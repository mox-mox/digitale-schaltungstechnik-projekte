==> flow/design.v <==
module debouncer(input clk, input button, output reg state);
reg [12:0] count;
initial state=0;
initial count=0;
always @(posedge clk)
begin
	if(button != state)
		count = count+1;
	else
		count = 0;
	if(count == 8191)
	begin
		state=button;
		count = 0;
	end
end
endmodule
module a71(input clk, input dcf_digital, output clk78_0, output clk78_90, output led_dcf, output led_1Hz);
assign led_dcf=dcf_digital;
gen_78_125_khz dcf_clock(.clk(clk), .clk_78_0(clk78_0), .clk_78_90(clk78_90));
gen_ce_1Hz my_1Hz_generator(.clk(clk), .dcf_digital(dcf_digital), .ce_1Hz(led_1Hz));
endmodule
module edge_detector #(parameter detect_posedge=1)(input clk, input signal, output reg is_edge);
reg [1:0] edge_detect;
initial edge_detect=0;
always @(posedge clk)
begin
	edge_detect[1]=edge_detect[0];
	edge_detect[0]=signal;
	if(detect_posedge)
		if(edge_detect==2'b01)
			is_edge=1;
		else
			is_edge=0;
	else
		if(edge_detect==2'b10)
			is_edge=1;
		else
			is_edge=0;
end
endmodule
module gen_78_125_khz(input clk, output reg clk_78_0, output reg clk_78_90);
reg [8:0] counter;
initial
begin
	counter=0;
	clk_78_0=0;
	clk_78_90=1;
end
always @(posedge clk)
begin
	if(counter==0)
		clk_78_0 = ~clk_78_0;
	if(counter==160)
		clk_78_90=~clk_78_90;
	if(counter==320)
		counter=0;
	else
		counter=counter+1;
end
endmodule
module gen_ce_1024Hz(input clk, output reg ce_1024Hz);  
reg [15:0] gen_1024Hz_counter;
initial gen_1024Hz_counter = 0;
always @(posedge clk)
begin
	if(gen_1024Hz_counter == 48828)
	begin
		gen_1024Hz_counter=0;
		ce_1024Hz=1;
	end
	else
	begin
		gen_1024Hz_counter=gen_1024Hz_counter+1;
		ce_1024Hz=0;
	end
end
endmodule
module gen_ce_1Hz(input clk, input dcf_digital, output reg ce_1Hz);  
wire ce_1024Hz;						 
gen_ce_1024Hz my_ce_1024Hz(.clk(clk), .ce_1024Hz(ce_1024Hz));
wire dcf_clean;
debouncer debounce_dcf_digital(.clk(clk), .button(dcf_digital), .state(dcf_clean));
wire negedge_dcf_clean;				 
edge_detector #(.detect_posedge(0)) my_edge_detect(.clk(clk), .signal(dcf_clean), .is_edge(negedge_dcf_clean));
reg [9:0] gen_1Hz_counter;			 
initial gen_1Hz_counter=0;
reg [9:0] sync_count;				 
initial sync_count=0;
reg signed [9:0] count_delta[0:1];	 
reg signed [10:0] count_adjust;
always @(posedge clk)
begin
	if(ce_1024Hz)  
		gen_1Hz_counter=gen_1Hz_counter+1;
	if(gen_1Hz_counter==sync_count)
		ce_1Hz=1;
	else
		ce_1Hz=0;
	if (negedge_dcf_clean)
	begin
		count_delta[1]=count_delta[0];
		count_delta[0]=sync_count+41-gen_1Hz_counter;
		count_adjust=((count_delta[1]+count_delta[0])>>1);
			if(count_adjust<0)
				sync_count <= sync_count - count_adjust;			 
			else
				sync_count <= sync_count + count_adjust;			 
	end
end
endmodule
From RTL to reports: a71
What the tools print for a71, step after step.
Lines are those of the file above, counted from 1.
Operators carry their Yosys type and port widths (W data, S select, Z words).
{"block": "design", "top_module": "a71", "clock_port": "clk", "library": "sky130hd", "corner": "tt_025C_1v80"}

Elaborated design
Yosys after proc, flatten, opt, wreduce and memory -nomap, before mapping. Enables and synchronous resets that opt folds into registers are not counted as muxes. Print and check cells are not counted. Equal cells are merged and count once.
{"block": "bits", "reg_bits": 75, "latchBits": 0, "ramBits": 0, "mem_bits_ro": 0, "clocked_rd_ports_x_width": 0, "n_memories": 0, "input_bits": 2, "out_inout_bits": 4, "word_cells": 39}
{"block": "op_classes", "addsub": 9, "n_mul": 0, "n_div": 0, "cmp": 1, "equal": 7, "shifts": 0, "muxes": 6, "n_logic": 2, "reduce_logical": 1}
{"block": "ops", "op": "$sub A10 B10 Y10", "n": 2}
{"block": "ops", "op": "$mux W10", "n": 2}
{"block": "ops", "op": "$add A16 B1 Y16 const B", "n": 1}
{"block": "ops", "op": "$eq A16 B16 Y1 const B", "n": 1}
{"block": "ops", "op": "$add A13 B1 Y13 const B", "n": 1}
{"block": "ops", "op": "$eq A13 B13 Y1 const B", "n": 1}
{"block": "ops", "op": "$mux W13", "n": 1}
{"block": "ops", "op": "$add A10 B10 Y11", "n": 1}
{"block": "ops", "op": "$add A10 B1 Y10 const B", "n": 1}
{"block": "ops", "op": "$lt A10 B1 Y1 const B", "n": 1}
{"block": "ops", "op": "$add A10 B10 Y10", "n": 1}
{"block": "ops", "op": "$eq A10 B10 Y1", "n": 1}
{"block": "ops", "op": "$add A10 B6 Y10 const B", "n": 1}
{"block": "ops", "op": "$add A9 B1 Y9 const B", "n": 1}
{"block": "ops", "op": "$eq A9 B8 Y1 const B", "n": 1}
{"block": "ops", "op": "$eq A9 B9 Y1 const B", "n": 1}
{"block": "ops", "op": "$logic_not A9 Y1", "n": 1}
{"block": "ops", "op": "$mux W1", "n": 3}
{"block": "ops", "op": "$not A1 Y1", "n": 2}
{"block": "ops", "op": "$eq A2 B2 Y1 const B", "n": 1}
{"block": "ops", "op": "$ne A1 B1 Y1", "n": 1}

Depth
Yosys ltp: most cells in a row. Word level: on the elaborated netlist, between registers, memories and ports. Mapped: between sequential cells and ports; inverters and the memories' decode and read muxes count.
{"block": "depth", "ltp_word": 6, "ABC_AREA": 0, "ltp_mapped": 21}

Synthesis result
Source: synth_stat.txt of the flow (Yosys; design flattened, memories mapped). It holds for the ABC_AREA given above (unset counts as 0); a run with the other value may have another netlist.
{"block": "synth_totals", "stdcells": 427, "synth_area_um2": 4136.5, "sequential_area_um2": 1731.7, "flip_flops": 75}
{"block": "by_type", "cell_type": "sky130_fd_sc_hd__dfxtp_1", "n": 52, "type_area_um2": 1.04E+03}
{"block": "by_type", "cell_type": "sky130_fd_sc_hd__edfxtp_1", "n": 23, "type_area_um2": 690.662}
{"block": "by_type", "cell_type": "sky130_fd_sc_hd__ha_1", "n": 38, "type_area_um2": 475.456}
{"block": "by_type", "cell_type": "sky130_fd_sc_hd__xnor2_1", "n": 38, "type_area_um2": 332.819}
{"block": "by_type", "cell_type": "sky130_fd_sc_hd__xor2_1", "n": 25, "type_area_um2": 218.96}
{"block": "by_type", "cell_type": "sky130_fd_sc_hd__nor2_1", "n": 45, "type_area_um2": 168.912}
{"block": "by_type", "cell_type": "sky130_fd_sc_hd__inv_1", "n": 33, "type_area_um2": 123.869}
{"block": "by_type", "cell_type": "sky130_fd_sc_hd__nand3_1", "n": 20, "type_area_um2": 100.096}
{"block": "by_type", "cell_type": "sky130_fd_sc_hd__nand2_1", "n": 25, "type_area_um2": 93.84}
{"block": "by_type", "cell_type": "sky130_fd_sc_hd__nand4_1", "n": 15, "type_area_um2": 93.84}
{"block": "by_type", "cell_type": "sky130_fd_sc_hd__a21oi_1", "n": 15, "type_area_um2": 75.072}
{"block": "by_type", "cell_type": "sky130_fd_sc_hd__fa_1", "n": 3, "type_area_um2": 60.058}
{"block": "by_type", "cell_type": "sky130_fd_sc_hd__o21ai_0", "n": 12, "type_area_um2": 60.058}
{"block": "by_type", "cell_type": "sky130_fd_sc_hd__nor2b_1", "n": 8, "type_area_um2": 50.048}
{"block": "by_type", "cell_type": "sky130_fd_sc_hd__nor3_1", "n": 8, "type_area_um2": 40.038}
{"block": "by_type", "cell_type": "sky130_fd_sc_hd__and2_1", "n": 6, "type_area_um2": 37.536}
{"block": "by_type", "cell_type": "sky130_fd_sc_hd__and3_1", "n": 6, "type_area_um2": 37.536}
{"block": "by_type", "cell_type": "sky130_fd_sc_hd__nor3b_1", "n": 4, "type_area_um2": 30.029}
Other cell types: 30; their cells: 51.
The figures by module come from a second, unflattened synthesis with its own total; it is not the netlist above.
{"block": "hier_totals", "hier_cells": 458, "area_unflattened_um2": 4436.8}
Rows give one instance, submodules left out.
{"block": "modules", "mod": "gen_ce_1Hz", "n_inst": 1, "cells": 230, "area_um2": 2296.0, "seq_area_um2": 820.8}
{"block": "modules", "mod": "debouncer", "n_inst": 1, "cells": 98, "area_um2": 858.3, "seq_area_um2": 290.3}
{"block": "modules", "mod": "gen_ce_1024Hz", "n_inst": 1, "cells": 78, "area_um2": 757.0, "seq_area_um2": 340.3}
{"block": "modules", "mod": "gen_78_125_khz", "n_inst": 1, "cells": 48, "area_um2": 464.2, "seq_area_um2": 240.2}
{"block": "modules", "mod": "edge_detector (detect_posedge=0)", "n_inst": 1, "cells": 3, "area_um2": 53.8, "seq_area_um2": 40.0}
{"block": "modules", "mod": "a71", "n_inst": 1, "cells": 1, "area_um2": 7.5, "seq_area_um2": 0.0}

Path before layout
OpenSTA on the mapped netlist: ideal clock, no wires. The path of least setup slack (recovery checks aside). Input and output delay are each 20% of the period. Register names are those of the netlist, which keeps one name where synthesis merged equal registers.
{"block": "synth_path", "kind": "reg2reg", "start": "register my_1Hz_generator.gen_1Hz_counter[0]", "end": "register my_1Hz_generator.sync_count[9]", "clock_period_ns": 4.93, "launch_ns": 0.000, "t_arrival_ns": 4.232, "required_time_ns": 4.666, "setup_slack_ns": 0.435, "delay_ns": 4.496, "stages": 22, "path_buffers": 0, "period_less_setup_slack_ns": 4.495}
"delay_ns" is the arrival time less input delay plus setup time.
"stages" counts driving pins, that of a launching flip-flop among them; a cell with two outputs on the path counts twice.
"period_less_setup_slack_ns" = period - worst setup slack (recovery checks aside). The figure is calculated, with input and output delays left at 20% of the set period.
Between the ends stands the longest chain of elaborated cells between them, by number of cells; it is not shown to be the way that was timed. Of several equally long chains one is given.
Each line given opens the expression or statement behind the cell; cells for indexed reads and writes are added by Yosys, which also makes memories of some case tables.
{"block": "synth_via", "cell_sequence": "sky130_fd_sc_hd__dfxtp_1 -> sky130_fd_sc_hd__ha_1 -> sky130_fd_sc_hd__mux2_2 -> sky130_fd_sc_hd__ha_1 -> sky130_fd_sc_hd__inv_1 -> sky130_fd_sc_hd__ha_1 -> sky130_fd_sc_hd__fa_1 -> sky130_fd_sc_hd__a21o_1 -> sky130_fd_sc_hd__a21oi_1 -> sky130_fd_sc_hd__nor2b_1 -> sky130_fd_sc_hd__o21ai_0 -> sky130_fd_sc_hd__nor2b_1 -> sky130_fd_sc_hd__xnor2_1 -> sky130_fd_sc_hd__ha_1 -> sky130_fd_sc_hd__o21a_1 -> sky130_fd_sc_hd__nor2_1 -> sky130_fd_sc_hd__a21oi_1 -> sky130_fd_sc_hd__xor2_1 -> sky130_fd_sc_hd__ha_1 -> sky130_fd_sc_hd__a21oi_1 -> sky130_fd_sc_hd__o21ai_0 -> sky130_fd_sc_hd__xnor2_1", "elab_chain_cells": 6}
{"block": "synth_lines", "element": "from (decl)", "line": 86, "rtl": "reg [9:0] gen_1Hz_counter;"}
{"block": "synth_lines", "element": "from (assign)", "line": 95, "rtl": "gen_1Hz_counter=gen_1Hz_counter+1;"}
{"block": "synth_lines", "element": "$add A10 B1 Y10", "line": 95}
{"block": "synth_lines", "element": "$mux W10", "line": 94, "rtl": "if(ce_1024Hz)"}
{"block": "synth_lines", "element": "$sub A10 B10 Y10", "line": 103, "rtl": "count_delta[0]=sync_count+41-gen_1Hz_counter;"}
{"block": "synth_lines", "element": "$add A10 B10 Y11", "line": 104, "rtl": "count_adjust=((count_delta[1]+count_delta[0])>>1);"}
{"block": "synth_lines", "element": "$add A10 B10 Y10", "line": 108, "rtl": "sync_count <= sync_count + count_adjust;"}
{"block": "synth_lines", "element": "$mux W10", "line": 105, "rtl": "if(count_adjust<0)"}
{"block": "synth_lines", "element": "to (assign)", "line": 106, "rtl": "sync_count <= sync_count - count_adjust;"}
{"block": "synth_lines", "element": "to (assign)", "line": 108}
{"block": "synth_lines", "element": "to (decl)", "line": 88, "rtl": "reg [9:0] sync_count;"}

Path in the finished layout
From the final timing report of run 1: the path of least setup slack in the routed layout; clock arrival at registers is part of the times.
{"block": "layout_path", "kind": "reg2reg", "start": "register my_1Hz_generator.gen_1Hz_counter[0]", "end": "register my_1Hz_generator.sync_count[9]", "clock_period_ns": 5.5, "launch_ns": 0.34, "t_arrival_ns": 5.00, "required_time_ns": 5.60, "setup_slack_ns": 0.60, "stages": 20, "path_buffers": 0}
Between the ends stands the longest chain of elaborated cells between them, by number of cells; it is not shown to be the way that was timed. Of several equally long chains one is given.
{"block": "layout_via", "cell_sequence": "sky130_fd_sc_hd__dfxtp_1 -> sky130_fd_sc_hd__ha_1 -> sky130_fd_sc_hd__mux2_2 -> sky130_fd_sc_hd__ha_1 -> sky130_fd_sc_hd__inv_1 -> sky130_fd_sc_hd__ha_1 -> sky130_fd_sc_hd__fa_1 -> sky130_fd_sc_hd__a21o_1 -> sky130_fd_sc_hd__a21oi_1 -> sky130_fd_sc_hd__xnor2_1 -> sky130_fd_sc_hd__ha_1 -> sky130_fd_sc_hd__o21ai_0 -> sky130_fd_sc_hd__o21ai_0 -> sky130_fd_sc_hd__o21ai_0 -> sky130_fd_sc_hd__nor2b_1 -> sky130_fd_sc_hd__xnor2_1 -> sky130_fd_sc_hd__ha_1 -> sky130_fd_sc_hd__o41ai_1 -> sky130_fd_sc_hd__o21ai_0 -> sky130_fd_sc_hd__xnor2_1", "elab_chain_cells": 6}
{"block": "layout_lines", "element": "from (decl)", "line": 86, "rtl": "reg [9:0] gen_1Hz_counter;"}
{"block": "layout_lines", "element": "from (assign)", "line": 95, "rtl": "gen_1Hz_counter=gen_1Hz_counter+1;"}
{"block": "layout_lines", "element": "$add A10 B1 Y10", "line": 95}
{"block": "layout_lines", "element": "$mux W10", "line": 94, "rtl": "if(ce_1024Hz)"}
{"block": "layout_lines", "element": "$sub A10 B10 Y10", "line": 103, "rtl": "count_delta[0]=sync_count+41-gen_1Hz_counter;"}
{"block": "layout_lines", "element": "$add A10 B10 Y11", "line": 104, "rtl": "count_adjust=((count_delta[1]+count_delta[0])>>1);"}
{"block": "layout_lines", "element": "$add A10 B10 Y10", "line": 108, "rtl": "sync_count <= sync_count + count_adjust;"}
{"block": "layout_lines", "element": "$mux W10", "line": 105, "rtl": "if(count_adjust<0)"}
{"block": "layout_lines", "element": "to (assign)", "line": 106, "rtl": "sync_count <= sync_count - count_adjust;"}
{"block": "layout_lines", "element": "to (assign)", "line": 108}
{"block": "layout_lines", "element": "to (decl)", "line": 88, "rtl": "reg [9:0] sync_count;"}

==> runs of a71 <==
Stored flow runs of a71 (2 of them; Yosys, OpenROAD, sky130hd). They differ in their settings and are not a sequence. Constraints: input delay and output delay 20% of the set period each, output load 0.01 pF.
By "worst_path_ns" is meant the share of the clock period that the worst setup path is allowed (20% is reserved at inputs, 20% at outputs), minus its slack. Clock arrival times at its registers enter into it.
"power_uw" is the tool's figure for a default switching activity; nothing was simulated.

{"run": "run 1", "settings": { "period_ns": 5.5, "SETUP_SLACK_MARGIN": -0.27, "CAP_MARGIN": 20, "CORE_MARGIN": 2, "CORE_UTILIZATION": 40, "SLEW_MARGIN": 20 }, "results": { "final_setup_tns_ns": 0.000, "post_synth_area_um2": 4136.5, "worst_path_ns": 4.90, "worst_setup_path_type": "reg2reg", "worstSetupSlack_ns": 0.595, "final_stdcell_area_um2": 4528.1, "power_uw": 983.8, "design_die_area_um2": 11170.4, "fin_hold_ws_ns": 0.439 }}
{"run": "run 2", "settings": { "period_ns": 8.09, "CORE_UTILIZATION": 29, "SETUP_SLACK_MARGIN": 1.78, "PLACE_DENSITY": 0.52, "ABC_AREA": 1, "CTS_CLUSTER_SIZE": 95, "SLEW_MARGIN": 10, "CAP_MARGIN": 20, "CORE_MARGIN": 2 }, "results": { "final_setup_tns_ns": 0.000, "post_synth_area_um2": 4456.8, "worst_path_ns": 4.79, "worst_setup_path_type": "reg2reg", "worstSetupSlack_ns": 3.301, "final_stdcell_area_um2": 4984.8, "power_uw": 771.5, "design_die_area_um2": 16376.3, "fin_hold_ws_ns": 0.407 }}
